==> flow/design.v <==
module address_controller_6bit #(
    parameter DATA_BW = 8,
    parameter ADDR_SIZE = 6
) (
    input wire clk, rstn, enable,
    output reg [6*8-1 : 0] address_6bit          
);
    wire [2:0] num [0:7];
    assign {num[7], num[6], num[5], num[4], num[3], num[2], num[1], num[0]} = {24'b111_110_101_100_011_010_001_000};
    always @(posedge clk  or negedge rstn) begin
        if(!rstn) begin                                          
            address_6bit[ADDR_SIZE*0 +: ADDR_SIZE] <= {num[0], num[7]};
            address_6bit[ADDR_SIZE*1 +: ADDR_SIZE] <= {num[7], num[6]};
            address_6bit[ADDR_SIZE*2 +: ADDR_SIZE] <= {num[6], num[5]};
            address_6bit[ADDR_SIZE*3 +: ADDR_SIZE] <= {num[5], num[4]};
            address_6bit[ADDR_SIZE*4 +: ADDR_SIZE] <= {num[4], num[3]};
            address_6bit[ADDR_SIZE*5 +: ADDR_SIZE] <= {num[3], num[2]};
            address_6bit[ADDR_SIZE*6 +: ADDR_SIZE] <= {num[2], num[1]};
            address_6bit[ADDR_SIZE*7 +: ADDR_SIZE] <= {num[1], num[0]};
        end
        else if (!enable) begin
            address_6bit <= address_6bit;
        end
        else begin
            address_6bit[6*0 +: 6] <= {address_6bit[6*7 +3 +: 3], num[7]};               
            address_6bit[6*1 +: 6] <= {address_6bit[6*0 +3 +: 3], num[6]};
            address_6bit[6*2 +: 6] <= {address_6bit[6*1 +3 +: 3], num[5]};
            address_6bit[6*3 +: 6] <= {address_6bit[6*2 +3 +: 3], num[4]};
            address_6bit[6*4 +: 6] <= {address_6bit[6*3 +3 +: 3], num[3]};
            address_6bit[6*5 +: 6] <= {address_6bit[6*4 +3 +: 3], num[2]};
            address_6bit[6*6 +: 6] <= {address_6bit[6*5 +3 +: 3], num[1]};
            address_6bit[6*7 +: 6] <= {address_6bit[6*6 +3 +: 3], num[0]};
        end
    end
endmodule
## Step by step through the tools: address_controller_6bit

The steps from the RTL of address_controller_6bit to its reports follow in flow order.
Lines are those of the file above, counted from 1.
Library cell names are shortened.
The mark - stands for no value.

- Design top: address_controller_6bit
- Clock input: clk
- Library: sky130hd
- Corner: tt_025C_1v80

## After elaboration

Source: Yosys, flattened and elaborated, memories not mapped. Widths are those after wreduce; folded enables and synchronous resets count as part of the registers. Registers that Yosys merges into a memory's read port (data or address) are not register bits. Print and check cells do not count. Equal cells are merged and count once.

- Flip-flop bits (word level): 24
- Input port bits: 3
- Output and inout port bits: 48
- Word-level cells: 1

## Logic depth

Yosys ltp: most cells in a row. Word level: on the elaborated netlist, between registers, memories and ports. Mapped: between sequential cells and ports; inverters and the memories' decode and read muxes count.

- Word-level depth: 0
- ABC_AREA: 0
- Depth in mapped cells: 3
- Gate-level depth less buffers: 1

## After synthesis

The flow's flattened synthesis, as Yosys stat reports it; memories are mapped. The netlist is that of the ABC_AREA named above (0 if unset); the other value can give another one.
The area totals of this step are shown rounded.

Cells by type:

| cell | count | area in all (um^2) |
|---|---|---|
| dfstp_2 | 12 | 315.302 |
| dfrtp_1 | 12 | 300.288 |
| mux2_4 | 20 | 300.288 |
| buf_4 | 24 | 180.173 |
| mux2_2 | 4 | 45.043 |
| buf_12 | 2 | 40.038 |
| buf_6 | 1 | 11.261 |
| conb_1 | 2 | 7.507 |

- Cell count: 77
- Chip area (Yosys): 1200 um^2
- Sequential part of the area: 615.6 um^2
- Flip-flops: 24
- Buffer cells: 27

## Path before layout

Source: OpenSTA report_checks on the synthesized netlist (no wires, ideal clock, input and output delay 20% of the period each), path of least setup slack; recovery checks are left aside. Register names are those of the netlist, which keeps one name where synthesis merged equal registers.

- Path kind: input -> register
- From: input enable
- To: register address_6bit[15]
- Period: 0.859 ns
- External input delay: 0.172 ns
- Setup time: 0.125 ns
- Launch time at the first pin: 0.172 ns
- Data arrival time: 0.711 ns
- Required time: 0.734 ns
- Slack: 0.023 ns
- Delay of the path: 0.664 ns
- Stages: 3
- Path buffers: 2
- Synthesis period reached: 0.836 ns

"delay of the path" is the arrival time less input delay plus setup time.
"stages": output pins that drive a net of the path, with the launching flip-flop's if there is one; two outputs of one cell count as two.
"synthesis period reached" = period - worst setup slack (recovery checks aside). The figure is calculated, with input and output delays left at 20% of the set period.
A register here has more assigning lines than the two given.

- Path through: buf_6 -> buf_12 -> mux2_4
- Length of the longest elaborated chain: 0
- Elaborated cells on any way between the ends: 0
- Source lines of those cells: 0

Ends and longest elaborated chain, after synthesis:

| what | line | text |
|---|---|---|
| start, declared | 5 | `input wire clk, rstn, enable,` |
| end, assigned | 14 | `address_6bit[ADDR_SIZE*2 +: ADDR_SIZE] <= {num[6], num[5]};` |
| end, assigned | 22 | `address_6bit <= address_6bit;` |
| end, declared | 6 | `output reg [6*8-1 : 0] address_6bit` |

Hand-over note for address_controller_6bit

module address_controller_6bit, platform sky130hd, 2 stored runs of the flow under differing settings, order arbitrary. Input and output delays are each 20% of the period that was set; the output load is 0.01 pF.

### Stored run 1

Settings: `period_ns=1.02`, `CORE_UTILIZATION=64`, `CAP_MARGIN=20`, `CORE_MARGIN=2`, `SLEW_MARGIN=20`

Did not finish, clock tree synthesis stopped with DPL-0033.

### Stored run 2

Settings: `period_ns=1.1`, `CORE_UTILIZATION=45`, `PLACE_DENSITY_LB_ADDON=0.21`, `HOLD_SLACK_MARGIN=-0.08`, `CORE_ASPECT_RATIO=1.46`, `CORE_MARGIN=10`, `CELL_PAD_IN_SITES_DETAIL_PLACEMENT=2`, `ABC_AREA=0`, `GPL_ROUTABILITY_DRIVEN=0`, `CTS_CLUSTER_DIAMETER=179`, `CAP_MARGIN=20`, `SLEW_MARGIN=20`

Did not finish, clock tree synthesis stopped with DPL-0033.

End of note.
